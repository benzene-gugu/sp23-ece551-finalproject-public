==> flow/design.v <==
module A2D_intf (
    input clk,               
    input rst_n,             
    input strt_cnv,          
    output reg cnv_cmplt,    
    input [2:0] chnnl,       
    output [11:0] res,       
    output SS_n,             
    output SCLK,             
    output MOSI,             
    input MISO               
);
    logic set_snd;                   
    logic set_cnv_cmplt;             
    logic done_SPI_mnrch;            
    logic [15:0] temp_res;
    assign res = temp_res[11:0];
    SPI_mnrch iSPI_mnrch (
        .clk(clk),                               
        .rst_n(rst_n),                           
        .SS_n(SS_n),                             
        .SCLK(SCLK),                             
        .MOSI(MOSI),                             
        .MISO(MISO),                             
        .snd(set_snd),                           
        .cmd({2'b00, chnnl[2:0], 11'h000}),      
        .done(done_SPI_mnrch),                   
        .resp(temp_res)                               
    );
    always_ff @ (posedge clk, negedge rst_n) begin
        if (!rst_n) 
            cnv_cmplt <= 1'b0;
        else begin
            if (set_cnv_cmplt) 
                cnv_cmplt <= 1'b1;
            else if (strt_cnv) 
                cnv_cmplt <= 1'b0;
        end
    end
    typedef enum logic[1:0] { IDLE, SEND_CHANNEL, WAIT_1_CLK, RECEIVE_RESULT } state_t;
    state_t state, next_state;
    always_ff @ (posedge clk, negedge rst_n) begin
        if (!rst_n)
            state <= IDLE;
        else 
            state <= next_state;
    end
    always_comb begin
        next_state = state;
        set_snd = 1'b0;
        set_cnv_cmplt = 1'b0;
        case (state) 
            IDLE : begin
                if (strt_cnv) begin
                    set_snd = 1'b1;
                    next_state = SEND_CHANNEL;
                end
            end
            SEND_CHANNEL: begin
                if (done_SPI_mnrch) 
                    next_state = WAIT_1_CLK;
            end
            WAIT_1_CLK: begin
                set_snd = 1'b1;
                next_state = RECEIVE_RESULT;
            end
            RECEIVE_RESULT: begin
                if (done_SPI_mnrch) begin
                    set_cnv_cmplt = 1'b1;
                    next_state = IDLE;
                end
            end
        endcase
    end
endmodule
module SPI_mnrch (
	input clk, 			 
	input rst_n, 		 
	output SS_n, 		 
	output SCLK, 		 
	output MOSI, 		 
	input MISO, 		 
	input snd, 			 
	input [15:0] cmd, 	 
	output done, 		 
	output [15:0] resp	 
	);
	logic ld_SCLK;					 
	logic full;						 
	logic shft;						 
	logic [4:0] SCLK_div_flop;		 
	always_ff @ (posedge clk, negedge rst_n) begin
		if (!rst_n) 
			SCLK_div_flop <= 5'b10111;		 
		else 
			SCLK_div_flop <= ld_SCLK ? 5'b10111 : SCLK_div_flop + 1;
	end
	assign SCLK = SCLK_div_flop[4];		 
	assign full = &SCLK_div_flop;		 
	assign shft = (SCLK_div_flop == 5'b10001) ? 1'b1 : 1'b0;	 
	logic [4:0] bit_cntr_flop;		 
	logic done16;					 
	logic init;						 
	always_ff @ (posedge clk, negedge rst_n) begin
		if (!rst_n) 
			bit_cntr_flop <= 5'b00000;
		else 
			bit_cntr_flop <= init ? 5'b00000 :
							(shft ? bit_cntr_flop + 1 : bit_cntr_flop);
	end
	assign done16 = (bit_cntr_flop == 5'b10000);
	logic [15:0] shft_reg_input;
	logic [15:0] shft_reg;
	always_ff @ (posedge clk, negedge rst_n) begin
		if (!rst_n) 
			shft_reg <= 16'h0000;
		else 
			shft_reg <= shft_reg_input;
	end
	always_comb begin
		case({init, shft})
			2'b00 	:	shft_reg_input = shft_reg;
			2'b01	:	shft_reg_input = {shft_reg[14:0], MISO};
			default	:	shft_reg_input = cmd;
		endcase
	end
	assign MOSI = shft_reg[15];
	assign resp = shft_reg;
	typedef enum logic [1:0] {IDLE, SHIFT, BACK_PORCH} state_t;
	state_t state, next_state;
	logic set_done;				 
	logic SS_n_flopped, done_flopped;	 
	always_ff @ (posedge clk, negedge rst_n) begin
		if (!rst_n)
			SS_n_flopped <= 1'b1;
		else 
			SS_n_flopped <= set_done & ~init;
	end
	assign SS_n = SS_n_flopped;
	always_ff @ (posedge clk, negedge rst_n) begin
		if (!rst_n)
			done_flopped <= 1'b0;
		else 
			done_flopped <= set_done & ~init;
	end
	assign done = done_flopped;
	always_ff @ (posedge clk, negedge rst_n) begin
		if (!rst_n)
			state <= IDLE;
		else 
			state <= next_state;
	end
	always_comb begin
		next_state = state;
		init = 1'b0;
		ld_SCLK = 1'b1;
		set_done = done_flopped;  
		case (state)
			IDLE : begin
				if (snd) begin
					init = 1'b1;
					ld_SCLK = 1'b0;
					next_state = SHIFT;
				end
			end
			SHIFT : begin
				ld_SCLK = 1'b0;
				if (done16)
					next_state = BACK_PORCH;
			end
			BACK_PORCH : begin
				ld_SCLK = 1'b0;	
				if (full) begin
					ld_SCLK = 1'b1;
					set_done = 1'b1;
					next_state = IDLE;
				end
			end
			default : next_state = IDLE;
		endcase
	end
endmodule
module slide_intf(
    input clk,                           
    input rst_n,                         
    output SS_n,                         
    output SCLK,                         
    output MOSI,                         
    input MISO,                          
    output reg [11:0] POT_LP,   
    output reg [11:0] POT_B1,   
    output reg [11:0] POT_B2,   
    output reg [11:0] POT_B3,   
    output reg [11:0] POT_HP,   
    output reg [11:0] VOLUME    
);
    logic set_strt_cnv;                  
    logic [2:0] chnnl_reg;               
    logic incr_chnnl;                    
    logic cnv_cmplt_A2D_intf;            
    logic [11:0] res_A2D_intf;           
    logic POT_LP_enable, POT_B1_enable,  
          POT_B2_enable, POT_B3_enable,  
          POT_HP_enable, VOLUME_enable;  
    A2D_intf iA2D_intf(
                        .clk(clk),       
                        .rst_n(rst_n),
                        .strt_cnv(set_strt_cnv),
                        .cnv_cmplt(cnv_cmplt_A2D_intf),
                        .chnnl(chnnl_reg),
                        .res(res_A2D_intf),
                        .SS_n(SS_n),
                        .SCLK(SCLK),
                        .MOSI(MOSI),
                        .MISO(MISO)
                    );
    always_ff @ (posedge clk, negedge rst_n) begin
        if (!rst_n)
            chnnl_reg <= 3'b000;
        else if (incr_chnnl) begin
            if (chnnl_reg == 3'b100)
                chnnl_reg <= 3'b111;
            else 
                chnnl_reg <= chnnl_reg + 1;
        end
    end
    always_ff @ (posedge clk, negedge rst_n) begin
        if (!rst_n) 
            POT_LP <= 12'h000;
        else if (POT_LP_enable)
            POT_LP <= res_A2D_intf;
    end 
    always_ff @ (posedge clk, negedge rst_n) begin
        if (!rst_n) 
            POT_B1 <= 12'h000;
        else if (POT_B1_enable)
            POT_B1 <= res_A2D_intf;
    end 
    always_ff @ (posedge clk, negedge rst_n) begin
        if (!rst_n) 
            POT_B2 <= 12'h000;
        else if (POT_B2_enable)
            POT_B2 <= res_A2D_intf;
    end 
    always_ff @ (posedge clk, negedge rst_n) begin
        if (!rst_n) 
            POT_B3 <= 12'h000;
        else if (POT_B3_enable)
            POT_B3 <= res_A2D_intf;
    end 
    always_ff @ (posedge clk, negedge rst_n) begin
        if (!rst_n) 
            POT_HP <= 12'h000;
        else if (POT_HP_enable)
            POT_HP <= res_A2D_intf;
    end 
    always_ff @ (posedge clk, negedge rst_n) begin
        if (!rst_n) 
            VOLUME <= 12'h000;
        else if (VOLUME_enable)
            VOLUME <= res_A2D_intf;
    end 
    typedef enum logic { START_CONV, WAIT_CMPLT } state_t;
    state_t state, next_state;
    always_ff @ (posedge clk, negedge rst_n) begin
        if (!rst_n)
            state <= START_CONV;
        else 
            state <= next_state;
    end
    always_comb begin
        next_state = state;
        set_strt_cnv = 1'b0;
        incr_chnnl = 1'b0;
        POT_LP_enable = 1'b0;
        POT_B1_enable = 1'b0;
        POT_B2_enable = 1'b0; 
        POT_B3_enable = 1'b0;
        POT_HP_enable = 1'b0; 
        VOLUME_enable = 1'b0;
        case (state) 
            START_CONV : begin
                set_strt_cnv = 1'b1;
                next_state = WAIT_CMPLT;
            end
            WAIT_CMPLT : begin
                if (cnv_cmplt_A2D_intf) begin
                    case (chnnl_reg) 
                        3'b000 : POT_B1_enable = 1'b1;
                        3'b001 : POT_LP_enable = 1'b1;
                        3'b010 : POT_B3_enable = 1'b1;
                        3'b011 : POT_HP_enable = 1'b1;
                        3'b100 : POT_B2_enable = 1'b1;
                        default : VOLUME_enable = 1'b1;
                    endcase
                    incr_chnnl = 1'b1;
                    next_state = START_CONV;
                end
            end
        endcase
    end
endmodule
# Step by step through the tools: slide_intf

Tool output for the design above, in the order of the flow.
Line numbers count from 1 in the design file above.
Cell names lack the library's common part.
A cell with - has no value.

Design top: slide_intf
Clock input: clk
Cell library: sky130hd
Library corner: tt_025C_1v80

# Word-level counts

Yosys after proc, flatten, opt, wreduce and memory -nomap, before mapping. Memory bits, and registers merged into a memory's read port (data or address), are not among the register bits. Print and check cells are not counted.

Flip-flop bits (word level): 109
Latch bits: 0
RAM bits: 0
ROM bits: 0
Clocked read ports x word width: 0
Memory cells: 0
Input bits: 3
Output and inout port bits: 75

$add $sub $neg: 3
$mul: 0
Divide/modulo/power cells: 0
$lt $le $gt $ge: 0
Equal/unequal tests: 18
Shift-type cells: 0
Multiplexer cells: 50
Bitwise operators: 3
Reduce/logical cells: 12

Operators by type and width:

| kind                                                             | number |
| 16-bit case mux with 2-bit select                                | 1 |
| 1-bit two-way mux                                                | 25 |
| 1-bit case mux with 2-bit select                                 | 10 |
| 5-bit two-way mux                                                | 3 |
| 2-bit two-way mux                                                | 6 |
| 2-bit inequality test with constant B                            | 5 |
| 5-bit by 1-bit adder with 5-bit output with constant B           | 2 |
| 5-bit equality test with constant B                              | 2 |
| 2-bit case mux with 4-bit select                                 | 1 |
| 2-bit by 1-bit equality test with 1-bit output with constant B   | 3 |
| 2-bit equality test with constant B                              | 3 |
| 2-bit zero test                                                  | 3 |
| 3-bit by 2-bit equality test with 1-bit output with constant B   | 2 |
| 3-bit AND reduction                                              | 2 |
| 2-bit case mux with 3-bit select                                 | 1 |
| 1-bit case mux with 3-bit select                                 | 2 |
| 5-bit AND reduction                                              | 1 |
| 5-bit OR reduction                                               | 1 |
| 2-bit nonzero test                                               | 2 |
| 3-bit by 1-bit adder with 3-bit output with constant B           | 1 |
| 3-bit by 1-bit equality test with 1-bit output with constant B   | 1 |
| 3-bit equality test with constant B                              | 1 |
| 3-bit zero test                                                  | 1 |
| 3-bit OR reduction                                               | 1 |
| 3-bit two-way mux                                                | 1 |
| 1-bit NOT                                                        | 2 |
| 2-bit by 1-bit inequality test with 1-bit output with constant B | 1 |
| 2-bit OR reduction                                               | 1 |
| 1-bit AND                                                        | 1 |

# Longest topological paths

Depth = most cells in a row (Yosys ltp): at word level without a register or memory, in the mapped netlist without a sequential cell, where the memories' decode and read muxes count.

Depth in word-level cells: 8
ABC_AREA: 0
Gate-level depth with buffers: 7
Gate-level depth less buffers: 6

# After synthesis

Yosys stat after the flow's synthesis: flattened, memories mapped to cells. It holds for the ABC_AREA given above (unset counts as 0); a run with the other value may have another netlist.
The area totals of this step are shown rounded.

Mapped cells: 328
Synthesis area: 4592 um2
Flip-flop cells: 112
Buffer cells: 14

Cells by type:

| type      | number |
| dfrtp_1   | 105 |
| mux2_2    | 50 |
| mux2_4    | 20 |
| dfstp_2   | 7 |
| nand2_1   | 42 |
| ha_1      | 10 |
| a21oi_1   | 19 |
| mux2i_1   | 6 |
| buf_6     | 5 |
| inv_1     | 14 |
| mux2_1    | 3 |
| buf_2     | 6 |
| o21ai_0   | 6 |
| o2111ai_4 | 1 |
| or3_1     | 4 |
| buf_4     | 3 |
| nor4bb_1  | 2 |
| and2_1    | 3 |

Other cell types: 17; their cells: 22.
The figures by module come from a second, unflattened synthesis with its own total; it is not the netlist above.

Cells (unflattened synthesis): 357
Area total of the unflattened synthesis: 4663 um2

Each row is one instance without its submodules.

Modules:

| module     | instances | cells | area (um2) | seq. area (um2) |
| slide_intf | 1         | 180   | 3007       | 1902 |
| SPI_mnrch  | 1         | 158   | 1466       | 783.3 |
| A2D_intf   | 1         | 19    | 190.2      | 126.4 |

# Worst setup path after synthesis

OpenSTA on the mapped netlist: ideal clock, no wires. The path of least setup slack (recovery checks aside). Input and output delay are each 20% of the period. Register names are those of the netlist, which keeps one name where synthesis merged equal registers.

Kind: register to register
Start point: reg chnnl_reg[0]
End point: reg VOLUME[0]
Clock period: 3.39 ns
Library setup time: 0.125 ns
Arrival: 1.452 ns
Slack: 1.813 ns
Delay of the path: 1.577 ns
Driving pins on the path: 7
Path buffers: 1
Synthesis period reached: 1.577 ns

"delay of the path" is the arrival time less input delay plus setup time.
"driving pins on the path": output pins that drive a net of the path, with the launching flip-flop's if there is one; two outputs of one cell count as two.
"synthesis period reached" is the clock period less the worst setup slack; recovery checks do not enter. This is arithmetic on one report: input and output delays are still those of the set period (20% each).
The rows between start and end are the longest chain of elaborated cells between them; the timing report does not say that the signal goes this way. Where chains are equally long, one stands for them.
Each line given opens the expression or statement behind the cell; cells for indexed reads and writes are added by Yosys, which also makes memories of some case tables.
A register here has more assigning lines than the two given.

Cells stage by stage: dfrtp_1 > inv_1 > ha_1 > nor2b_1 > o2111ai_4 > buf_6 > mux2_4
Length of the longest elaborated chain: 5

RTL lines, path after synthesis:

| element                          | line | source |
| from (decl)                      | 198  | `logic [2:0] chnnl_reg;` |
| from (assign)                    | 219  | `chnnl_reg <= 3'b000;` |
| from (assign)                    | 224  | `chnnl_reg <= chnnl_reg + 1;` |
| 3-bit equality test              | 288  | `case (chnnl_reg)` |
| 5-bit OR reduction               | -    |  |
| 1-bit two-way mux                | 288  |  |
| 1-bit two-way mux                | 287  | `if (cnv_cmplt_A2D_intf) begin` |
| 1-bit case mux with 2-bit select | 281  | `case (state)` |
| to (assign)                      | 259  | `VOLUME <= 12'h000;` |
| to (assign)                      | 261  | `VOLUME <= res_A2D_intf;` |
| to (decl)                        | 195  | `output reg [11:0] VOLUME` |

# Timing after layout

Path of least setup slack in the final report of flow run 1 (OpenROAD, finished layout, wires in). Where an end is a register, its clock arrival counts in the times.

Kind: register to register
Start point: reg chnnl_reg[0]
End point: reg VOLUME[2]
Clock period: 1.81 ns
Library setup time: 0.10 ns
Arrival: 2.05 ns
Slack: 0.03 ns
Driving pins on the path: 7
Path buffers: 1

The rows between start and end are the longest chain of elaborated cells between them; the timing report does not say that the signal goes this way. Where chains are equally long, one stands for them.
A register here has more assigning lines than the two given.

Cells stage by stage: dfrtp_1 > inv_2 > ha_2 > nor2b_2 > o2111ai_4 > buf_12 > mux2_2
Length of the longest elaborated chain: 5

RTL lines, path after layout:

| element                          | line | source |
| from (decl)                      | 198  | `logic [2:0] chnnl_reg;` |
| from (assign)                    | 219  | `chnnl_reg <= 3'b000;` |
| from (assign)                    | 224  | `chnnl_reg <= chnnl_reg + 1;` |
| 3-bit equality test              | 288  | `case (chnnl_reg)` |
| 5-bit OR reduction               | -    |  |
| 1-bit two-way mux                | 288  |  |
| 1-bit two-way mux                | 287  | `if (cnv_cmplt_A2D_intf) begin` |
| 1-bit case mux with 2-bit select | 281  | `case (state)` |
| to (assign)                      | 259  | `VOLUME <= 12'h000;` |
| to (assign)                      | 261  | `VOLUME <= res_A2D_intf;` |
| to (decl)                        | 195  | `output reg [11:0] VOLUME` |

# Flow runs of slide_intf

Top module slide_intf; platform sky130hd; tools Yosys and OpenROAD; 2 stored runs in no particular order. Input and output delays are each 20% of the period that was set; the output load is 0.01 pF.
"clock period reached" means the clock period less the worst setup slack. The figure is calculated, with input and output delays left at 20% of the set period.
"critical setup path time" is the time allowed to the run's worst setup path (the clock period less input and output delay, where it has them) less its slack. Clock arrival times count: a late capture clock shortens it, a late launch clock lengthens it.
By "total power after layout" is meant OpenSTA's value without simulated activity: inputs other than the clock are taken to toggle once in ten clock periods, and the tool carries that through the logic.
The measured numbers are rounded.
A setting shown as . is not set for that run.

| name                                         | flow run 1           | flow run 2           |
| period_ns                                    | 1.81                 | 1.61                 |
| CORE_UTILIZATION                             | 71                   | 15                   |
| PLACE_DENSITY_LB_ADDON                       | 0.27                 | .                    |
| ABC_AREA                                     | 0                    | .                    |
| GPL_TIMING_DRIVEN                            | 1                    | .                    |
| CTS_CLUSTER_DIAMETER                         | 191                  | .                    |
| CAP_MARGIN                                   | 35                   | 30                   |
| SLEW_MARGIN                                  | 30                   | 20                   |
| MAX_ROUTING_LAYER                            | met4                 | .                    |
| CORE_MARGIN                                  | 2                    | 2                    |
| SETUP_SLACK_MARGIN                           | .                    | 0.07                 |
| TNS_END_PERCENT                              | .                    | 90                   |
| GPL_ROUTABILITY_DRIVEN                       | .                    | 0                    |
| CTS_CLUSTER_SIZE                             | .                    | 51                   |
| MIN_ROUTING_LAYER                            | .                    | met2                 |
| total power after layout (mW)                | 3.969                | 5.451                |
| total negative slack on setup checks (ns)    | 0.000                | -0.012               |
| setup slack of the critical path (ns)        | 0.034                | -0.007               |
| area of the synthesized netlist (um2)        | 4592                 | 4592                 |
| standard-cell area of the final layout (um2) | 5768                 | 6731                 |
| full die area (um2)                          | 7127                 | 32030                |
| critical setup path time (ns)                | 1.78                 | 1.62                 |
| worst path kind                              | register to register | register to register |
| clock period reached (ns)                    | 1.776                | 1.617                |
| final design utilization (%)                 | 91.4                 | 22.2                 |
