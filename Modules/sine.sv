==> flow/design.v <==
module sine_wave_gen(clk,data_out);
    input clk;
    output logic [15:0] data_out;
    reg [15:0] sine [0:29];
    integer i;  
    initial begin
        i = 0;
        sine[0] = 0;
        sine[1] = 16;
        sine[2] = 31;
        sine[3] = 45;
        sine[4] = 58;
        sine[5] = 67;
        sine[6] = 74;
        sine[7] = 77;
        sine[8] = 77;
        sine[9] = 74;
        sine[10] = 67;
        sine[11] = 58;
        sine[12] = 45;
        sine[13] = 31;
        sine[14] = 16;
        sine[15] = 0;
        sine[16] = -16;
        sine[17] = -31;
        sine[18] = -45;
        sine[19] = -58;
        sine[20] = -67;
        sine[21] = -74;
        sine[22] = -77;
        sine[23] = -77;
        sine[24] = -74;
        sine[25] = -67;
        sine[26] = -58;
        sine[27] = -45;
        sine[28] = -31;
        sine[29] = -16;
    end
    	always@ (posedge clk) begin
        	data_out = sine[i];
        	i = i+ 1;
        	if(i == 29)
        	    i = 0;
    	end
endmodule
; ---- Step by step through the tools: sine_wave_gen
; What the tools print for sine_wave_gen, step after step.
; Line numbers count from 1 in the design file above.
; Library cell names are shortened.
; The mark -- stands for no value.
[inputs]
top_module = sine_wave_gen
clock = clk
cell_library = sky130hd
lib_corner = tt_025C_1v80

; ---- After elaboration
; Yosys after proc, flatten, opt, wreduce and memory -nomap, before mapping. Enables and synchronous resets that opt folds into registers are not counted as muxes. Memory bits, and registers merged into a memory's read port (data or address), are not among the register bits. Print and check cells are not counted. Equal cells are merged and count once.
; Memory sizes are those after Yosys's memory passes, which may raise the word count (mostly to a power of two), join words into wider ones and drop unused or constant bits.
[word_totals]
mem_bits_ro = 480
ff_bits = 32
output_inout_bits = 16
clocked_rd_ports_x_width = 16
inputBits = 1
mem_count = 1
elab_cells = 4
[memory_table]
columns = name, size, width, rd, write_ports, line_no
row1 = sine, 30, 16, 1, 0, 4  ; reg [15:0] sine [0:29];
[op_classes]
eq_ne = 1
addsub = 1
[ops]
columns = operator, count
row1 = adder 32 x 2 -> 32 bit (second input constant), 1
row2 = == test 32 x 6 -> 1 bit (second input constant), 1

; ---- Longest topological paths
; Yosys ltp: most cells in a row. Word level: on the elaborated netlist, between registers, memories and ports. Mapped: between sequential cells and ports; inverters and the memories' decode and read muxes count.
[depth]
depth_word = 2
ABC_AREA = 0
mapped_depth = 10
mapped_depth_nobuf = 8

; ---- After synthesis
; Source: synth_stat.txt of the flow (Yosys; design flattened, memories mapped). It holds for the ABC_AREA given above (unset counts as 0); a run with the other value may have another netlist.
; The area totals of this step are shown rounded.
[types]
columns = type, count, type_area_um2
row1 = dfxtp_1, 40, 800.768
row2 = nand2_1, 31, 116.362
row3 = xnor2_1, 13, 113.859
row4 = ha_1, 9, 112.608
row5 = xor2_1, 11, 96.342
row6 = and3_1, 14, 87.584
row7 = nor2_1, 23, 86.333
row8 = nand4_1, 12, 75.072
row9 = buf_4, 9, 67.565
row10 = a21oi_1, 13, 65.062
row11 = nand3_1, 11, 55.053
row12 = or4_1, 7, 52.55
row13 = o31ai_1, 6, 45.043
row14 = buf_2, 8, 40.038
row15 = nor4_1, 6, 37.536
row16 = o21ai_0, 7, 35.034
row17 = nor3_1, 6, 30.029
row18 = nor3b_1, 4, 30.029
; Not listed: further types 33, cells in them 65.
[synth_totals]
sequential_area_mm2 = 0.000801
n_buf = 27
mapped_area_mm2 = 0.00243
cell_count = 295
ff_cells = 40

; ---- Timing after synthesis
; Source: OpenSTA report_checks on the synthesized netlist (no wires, ideal clock, input and output delay 20% of the period each), path of least setup slack; recovery checks are left aside. Register names are those of the netlist, which keeps one name where synthesis merged equal registers.
[synth_timing]
path_type = register to register
from = register i[1]
to = register i[3]
launch_ns = 0.000
n_path_buf = 2
path_delay_ns = 2.609
path_stages = 11
slack_ns = 2.000
period_ns = 4.61
arrival_time_ns = 2.482
required_ns = 4.483
setup_time_ns = 0.127
synth_period_reached_ns = 2.61
; "path_delay_ns" = arrival - input delay + setup time.
; "path_stages": output pins that drive a net of the path, with the launching flip-flop's if there is one; two outputs of one cell count as two.
; "synth_period_reached_ns" = period - worst setup slack (recovery checks aside). The figure is calculated, with input and output delays left at 20% of the set period.
; The rows between start and end are the longest chain of elaborated cells between them; the timing report does not say that the signal goes this way. Where chains are equally long, one stands for them.
; A line is the first line of the expression or statement that the cell stems from. Yosys adds cells for indexed reads and writes and turns some case tables into memories.
[synth_via]
cell_sequence = dfxtp_1 ha_1 buf_2 nand2_1 or3_1 buf_2 o31a_1 nor3_1 o221ai_1 nor4b_4 nor2_1
elab_chain_len = 2
cone_cells = 2
cone_lines = 2
cone_classes = add/sub: 1; eq/ne: 1
[synth_rtl]
columns = item, line_no
row1 = start: declaration, 5  ; integer i;
row2 = start: assignment, 41  ; i = i+ 1;
row3 = start: assignment, 43  ; i = 0;
row4 = adder 32 x 2 -> 32 bit, 41
row5 = == test 32 x 6 -> 1 bit, 42  ; if(i == 29)
row6 = end: assignment, 41
row7 = end: assignment, 43
row8 = end: declaration, 5

; ---- Timing after layout
; Path of least setup slack in the final report of stored run 1 (OpenROAD, finished layout, wires in). Where an end is a register, its clock arrival counts in the times.
[layout_timing]
path_type = register to register
from = register i[22]
to = register i[2]
launch_ns = 0.28
setup_time_ns = 0.12
n_path_buf = 0
required_ns = 3.09
period_ns = 2.93
path_stages = 8
arrival_time_ns = 2.75
slack_ns = 0.34
; The rows between start and end are the longest chain of elaborated cells between them; the timing report does not say that the signal goes this way. Where chains are equally long, one stands for them.
[layout_via]
cell_sequence = dfxtp_1 nand4_1 or4_1 o31a_1 nor3_1 o221ai_1 nor4b_4 nor2b_1
elab_chain_len = 2
cone_cells = 2
cone_lines = 2
cone_classes = add/sub: 1; eq/ne: 1
[layout_rtl]
columns = item, line_no
row1 = start: declaration, 5  ; integer i;
row2 = start: assignment, 41  ; i = i+ 1;
row3 = start: assignment, 43  ; i = 0;
row4 = adder 32 x 2 -> 32 bit, 41
row5 = == test 32 x 6 -> 1 bit, 42  ; if(i == 29)
row6 = end: assignment, 41
row7 = end: assignment, 43
row8 = end: declaration, 5

2 stored runs of sine_wave_gen in the flow (synthesis by Yosys, layout by OpenROAD, sky130hd cells), in arbitrary order. Constraints: input delay and output delay 20% of the set period each, output load 0.01 pF.
"period_reached_ns" = clock period - worst setup slack. The figure is calculated, with input and output delays left at 20% of the set period.
"worst_setup_path_time_ns": the worst setup path's part of the clock period (all of it between registers, 20% less for each end at a port) less its slack. A launch clock that arrives late makes it longer, a capture clock that arrives late makes it shorter.
By "fin_power_uw" is meant OpenSTA's value without simulated activity: inputs other than the clock are taken to toggle once in ten clock periods, and the tool carries that through the logic.
Values from the reports are rounded here.

# stored run 1
==> flow/run.sh <==
#!/bin/bash
# the make line also repeats the synthesis and layout settings of config.mk as NAME=value (left out here)
make -C /OpenROAD-flow-scripts/flow DESIGN_CONFIG=/design/flow/config.mk WORK_HOME=/design/flow/orfs CLKGATE_MAP_FILE= finish
==> flow/config.mk <==
export PLATFORM = sky130hd
export DESIGN_NAME = sine_wave_gen
export DESIGN_NICKNAME = sine_wave_gen
export VERILOG_FILES = /design/flow/design.v
export SDC_FILE = /design/flow/constraint.sdc
export NUM_CORES = 4
export LEC_CHECK = 0
export CAP_MARGIN = 20
export CORE_MARGIN = 2
export CORE_UTILIZATION = 21
export SLEW_MARGIN = 20
==> flow/constraint.sdc <==
create_clock -name core_clock -period 2.93 [get_ports {clk}]
set_input_delay 0.5860 -clock core_clock [delete_from_list [all_inputs] [get_ports {clk}]]
set_output_delay 0.5860 -clock core_clock [all_outputs]
set_load 0.01 [all_outputs]

==> stored run 1: results <==
worst_setup_path_time_ns=2.59
timing.worst_path_kind="register to register"
setup_tns_ns=0.000
post_synth_area_mm2=0.00243
period_reached_ns=2.589
fin_power_uw=1090
final_die_area_mm2=0.0124
util_pct=25.0
fin_ws_ns=0.341

# stored run 2
==> flow/run.sh <==
#!/bin/bash
# the make line also repeats the synthesis and layout settings of config.mk as NAME=value (left out here)
make -C /OpenROAD-flow-scripts/flow DESIGN_CONFIG=/design/flow/config.mk WORK_HOME=/design/flow/orfs CLKGATE_MAP_FILE= finish
==> flow/config.mk <==
export PLATFORM = sky130hd
export DESIGN_NAME = sine_wave_gen
export DESIGN_NICKNAME = sine_wave_gen
export VERILOG_FILES = /design/flow/design.v
export SDC_FILE = /design/flow/constraint.sdc
export NUM_CORES = 4
export LEC_CHECK = 0
export CAP_MARGIN = 20
export CELL_PAD_IN_SITES_DETAIL_PLACEMENT = 0
export CORE_MARGIN = 8
export CORE_UTILIZATION = 17
export CTS_CLUSTER_DIAMETER = 365
export CTS_CLUSTER_SIZE = 82
export GPL_ROUTABILITY_DRIVEN = 0
export SLEW_MARGIN = 20
==> flow/constraint.sdc <==
create_clock -name core_clock -period 1.65 [get_ports {clk}]
set_input_delay 0.3300 -clock core_clock [delete_from_list [all_inputs] [get_ports {clk}]]
set_output_delay 0.3300 -clock core_clock [all_outputs]
set_load 0.01 [all_outputs]

==> stored run 2: results <==
final_die_area_mm2=0.0183
post_synth_area_mm2=0.00243
fin_ws_ns=-0.818
fin_power_uw=2060
period_reached_ns=2.468
worst_setup_path_time_ns=2.47
timing.worst_path_kind="register to register"
util_pct=27.5
setup_tns_ns=-4.91
